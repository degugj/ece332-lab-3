==> flow/design.v <==
module rle_enc (clk, rst, rd_req , recv_ready ,send_ready, in_data , out_data, end_of_stream ,wr_req);
input clk,rst; 				 
input recv_ready,send_ready;		 
input [7:0] in_data;			 
input end_of_stream ;			 
output [23:0] out_data;			 
output rd_req,wr_req;			 
reg rd_reg,wr_reg;			
reg [22:0] bit_count;			 
reg [3:0] shift_count;			 
reg value_type;				 
reg [7:0] shift_buf;			 
reg [3:0] state;
reg [3:0] next_state;
reg new_bitstream; 			 
parameter INIT  = 4'b0000,REQUEST_INPUT = 4'b0001,WAIT_INPUT = 4'b0010,COUNT_BITS = 4'b0011,
SHIFT_BITS = 4'b0100,COUNT_DONE = 4'b0101,WAIT_OUTPUT = 4'b0110, RESET_COUNT = 4'b0111, READ_INPUT  = 4'b1000;
always @(state or recv_ready or send_ready or end_of_stream or bit_count or new_bitstream or shift_count) begin
	case(state)
		INIT: begin
			next_state = REQUEST_INPUT;
		end
		REQUEST_INPUT: begin
			if(recv_ready) next_state = WAIT_INPUT;
			else if(end_of_stream  && bit_count) next_state = COUNT_DONE;
			else next_state = REQUEST_INPUT;
		end
		WAIT_INPUT: next_state = READ_INPUT;
		READ_INPUT : next_state = COUNT_BITS;
		COUNT_BITS: next_state = SHIFT_BITS;
		SHIFT_BITS:
		begin
			if(new_bitstream) next_state = COUNT_DONE;
			else begin
				if(shift_count == 7) next_state = REQUEST_INPUT;
				else next_state = COUNT_BITS;
			end
		end
		COUNT_DONE:
		begin
			if(send_ready) next_state = WAIT_OUTPUT ;
			else next_state = COUNT_DONE;
		end
		WAIT_OUTPUT : next_state = RESET_COUNT ;
		RESET_COUNT : begin
			if(end_of_stream ) next_state = INIT;
			else next_state = COUNT_BITS;
		end
		default: next_state = INIT;
	endcase
end
always @(posedge clk) begin
	if(rst) state <= INIT;
	else state <= next_state;
	case(state)
	INIT: begin
	      bit_count <= 23'b0;
	      shift_buf <= 8'b0;
	      rd_reg <= 0;
	      wr_reg <= 0;
	      new_bitstream <= 1;
	end
	REQUEST_INPUT: begin
	      rd_reg <= 1;
	      shift_count <= 4'b0;
	end
	WAIT_INPUT: begin
	      rd_reg <= 0;
	end
	READ_INPUT : begin
	      shift_buf <= in_data;
	end
	COUNT_BITS: begin
	      if(new_bitstream) begin
		bit_count <= 23'b1;
		value_type <= shift_buf[0];
		new_bitstream <= 0;
	      end
	      else begin
		if(shift_buf[0] == value_type) begin
			bit_count <= bit_count + 23'b1;
		end
		else begin
		  new_bitstream <= 1;
		end
	      end
	end
	SHIFT_BITS: begin
		if(!new_bitstream) begin
			shift_buf <= shift_buf >> 1;
			shift_count <= shift_count + 8'b1;
		end
	end
	COUNT_DONE: begin
	      wr_reg <= 1;
	end
	WAIT_OUTPUT: begin
	      wr_reg <= 0;
	end
	RESET_COUNT: begin
	      bit_count <= 23'b0;
	end
	endcase
end
assign rd_req = rd_reg;
assign wr_req = wr_reg;
assign out_data[23] = value_type;
assign out_data[22:0] = bit_count[22:0];
endmodule
From RTL to reports: rle_enc
The steps from the RTL of rle_enc to its reports follow in flow order.
Lines are those of the file above, counted from 1.
A cell with n/a has no value.

design
  top module = rle_enc
  clock port = clk
  cell library = sky130hd
  library corner = tt_025C_1v80

After elaboration
Yosys after proc, flatten, opt, wreduce and memory -nomap, before mapping. Memory bits, and registers merged into a memory's read port (data or address), are not among the register bits. Print and check cells are not counted. Equal cells are merged and count once.

word-level totals
  register bits after elaboration = 43
  memories = 0
  memory bits (writable) = 0
  ROM bits = 0
  input bits = 13
  word-level cells = 56
  output and inout port bits = 26
  bits in latches = 0
  word width x clocked read ports = 0

operators by class
  bitwise logic cells = 0
  shift operators = 0
  div/mod/pow operators = 0
  $lt $le $gt $ge = 0
  multiplexer cells = 19
  $mul = 0
  eq/ne operators = 12
  reductions and logical operators = 15
  add/subtract/negate cells = 2

operators by type and width
  cell                                                      count
  23-bit case mux with 2-bit select                         1
  23-bit two-way mux                                        2
  4-bit case mux with 9-bit select                          1
  8-bit case mux with 3-bit select                          1
  1-bit by 23-bit logical AND with 1-bit output             1
  23-bit by 1-bit adder with 23-bit output with constant B  1
  4-bit by 3-bit == test with 1-bit output with constant B  5
  2-bit nonzero test                                        5
  3-bit two-way mux                                         3
  2-bit AND reduction                                       4
  4-bit by 2-bit == test with 1-bit output with constant B  2
  4-bit case mux with 2-bit select                          1
  8-bit two-way mux                                         1
  2-bit OR reduction                                        3
  1-bit case mux with 2-bit select                          3
  2-bit two-way mux                                         3
  4-bit by 1-bit adder with 4-bit output with constant B    1
  4-bit by 1-bit == test with 1-bit output with constant B  1
  4-bit == test with constant B                             1
  4-bit logical NOT                                         1
  4-bit two-way mux                                         1
  3-bit != test with constant B                             1
  3-bit nonzero test                                        1
  2-bit != test with constant B                             1
  1-bit two-way mux                                         2
  1-bit == test                                             1

Longest topological paths
Longest topological path by Yosys (ltp), each cell counted once; first at word level (registers and memories cut), then after technology mapping (sequential cells cut; the memories' decode and read muxes count).

logic depth
  word-level depth = 4
  ABC_AREA = 1
  depth in mapped cells = 8
  gate-level depth less buffers = 8

Mapped cells and area
Source: synth_stat.txt of the flow (Yosys; design flattened, memories mapped). It holds for the ABC_AREA given above (unset counts as 0); a run with the other value may have another netlist.

mapped netlist
  flip-flops = 48
  standard cells after synthesis = 285
  buffer cells = 5
  synthesis area = 0.0024949 mm²

cell types
  cell                       count
  sky130_fd_sc_hd__edfxtp_1  39
  sky130_fd_sc_hd__nand2_1   64
  sky130_fd_sc_hd__nor2_1    57
  sky130_fd_sc_hd__dfxtp_1   9
  sky130_fd_sc_hd__inv_1     38
  sky130_fd_sc_hd__a22o_1    7
  sky130_fd_sc_hd__a21oi_1   12
  sky130_fd_sc_hd__o21ai_0   12
  sky130_fd_sc_hd__xor2_1    6
  sky130_fd_sc_hd__nand3_2   5
  sky130_fd_sc_hd__ha_1      3
  sky130_fd_sc_hd__nor2_2    6
  sky130_fd_sc_hd__nand3_1   7
  sky130_fd_sc_hd__nor2_4    3
  sky130_fd_sc_hd__nand3_4   1
  sky130_fd_sc_hd__nand2_2   2
  sky130_fd_sc_hd__clkbuf_1  3
  sky130_fd_sc_hd__nor3_1    2

Not listed: further types 9, cells in them 9.

Worst setup path after synthesis
Source: OpenSTA report_checks on the synthesized netlist (no wires, ideal clock, input and output delay 20% of the period each), path of least setup slack; recovery checks are left aside. Register names are those of the netlist, which keeps one name where synthesis merged equal registers.

path post-synthesis
  path kind = register to register
  start = register new_bitstream
  end = register bit_count[0]
  setup slack = 1093 ps
  driving pins on the path = 5
  period = 2640 ps
  data arrival time = 1169 ps
  buffers on the path = 0
  data required time = 2262 ps
  path delay = 1547 ps
  period reached after synthesis = 1547 ps

"path delay" is the arrival time less input delay plus setup time.
"driving pins on the path" counts driving pins, that of a launching flip-flop among them; a cell with two outputs on the path counts twice.
"period reached after synthesis" = period - worst setup slack (recovery checks aside). The figure is calculated, with input and output delays left at 20% of the set period.
The rows between start and end are the longest chain of elaborated cells between them; the timing report does not say that the signal goes this way. Where chains are equally long, one stands for them.
Each line given opens the expression or statement behind the cell; cells for indexed reads and writes are added by Yosys, which also makes memories of some case tables.
At most two assigning lines are given for a register; there are more.
Only ways into the end's enable, where the timed path ends, are counted here.

between the ends, post-synthesis
  cells stage by stage = sky130_fd_sc_hd__edfxtp_1 > sky130_fd_sc_hd__inv_1 > sky130_fd_sc_hd__o211ai_1 > sky130_fd_sc_hd__o21ai_0 > sky130_fd_sc_hd__inv_1
  cells in the longest elaborated chain = 2
  elaborated cells on any way between the ends = 2
  RTL lines with such cells = 0
  those cells by class = 1 x eq/ne; 1 x reduce/logical

ends and longest elaborated chain, post-synthesis
  item                 RTL line  source
  start, declared      15        reg new_bitstream;
  start, assigned      61        new_bitstream <= 1;
  start, assigned      77        new_bitstream <= 0;
  3-bit != test        n/a
  2-bit AND reduction  n/a
  end, assigned        57        bit_count <= 23'b0;
  end, assigned        81        bit_count <= bit_count + 23'b1;
  end, declared        9         reg [22:0] bit_count;

Path in the finished layout
Path of least setup slack in the final report of run 1 (OpenROAD, finished layout, wires in). Where an end is a register, its clock arrival counts in the times.
The report prints the path's times to 10 ps; the period is as set.

path post-layout
  path kind = register to output
  start = register bit_count[10]
  end = output out_data[10]
  setup slack = -80 ps
  output delay = 300 ps
  driving pins on the path = 2
  period = 1500 ps
  buffers on the path = 1
  data arrival time = 1280 ps
  data required time = 1200 ps

At most two assigning lines are given for a register; there are more.

between the ends, post-layout
  cells stage by stage = sky130_fd_sc_hd__edfxtp_1 > sky130_fd_sc_hd__clkdlybuf4s50_1
  cells in the longest elaborated chain = 0
  elaborated cells on any way between the ends = 0
  RTL lines with such cells = 0

ends and longest elaborated chain, post-layout
  item             RTL line  source
  start, declared  9         reg [22:0] bit_count;
  start, assigned  57        bit_count <= 23'b0;
  start, assigned  81        bit_count <= bit_count + 23'b1;
  end, declared    6         output [23:0] out_data;

Lab notebook: rle_enc

Module rle_enc, platform sky130hd: 2 stored runs of the flow (Yosys, OpenROAD) with differing settings, in no particular order. Input and output delays are each 20% of the period that was set; the output load is 0.01 pF.
"reached clock period": clock period set for the run, less the worst setup slack. It is reckoned from that one timing run; input and output delays stay at 20% of the period that was set.
A setting shown as n/a is not set for that run.

name                                   run 1      run 2
period_ns                              1.5        3.74
CORE_UTILIZATION                       33         50
SETUP_SLACK_MARGIN                     -0.14      0.97
PLACE_DENSITY                          0.84       n/a
CORE_ASPECT_RATIO                      1.04       n/a
ABC_AREA                               1          0
CAP_MARGIN                             15         20
CORE_MARGIN                            2          2
SLEW_MARGIN                            20         20
PLACE_DENSITY_LB_ADDON                 n/a        0.05
CELL_PAD_IN_SITES_DETAIL_PLACEMENT     n/a        1
TNS_END_PERCENT                        n/a        55
MIN_ROUTING_LAYER                      n/a        met2
Yosys chip area after synthesis (mm²)  0.0024949  0.0024061
area of the die (mm²)                  0.0082717  0.0053832
standard-cell area after layout (mm²)  0.0033094  0.002904
utilization after layout               0.449      0.619
worst setup slack after layout (ps)    -80        1547
reached clock period (ps)              1580       2193
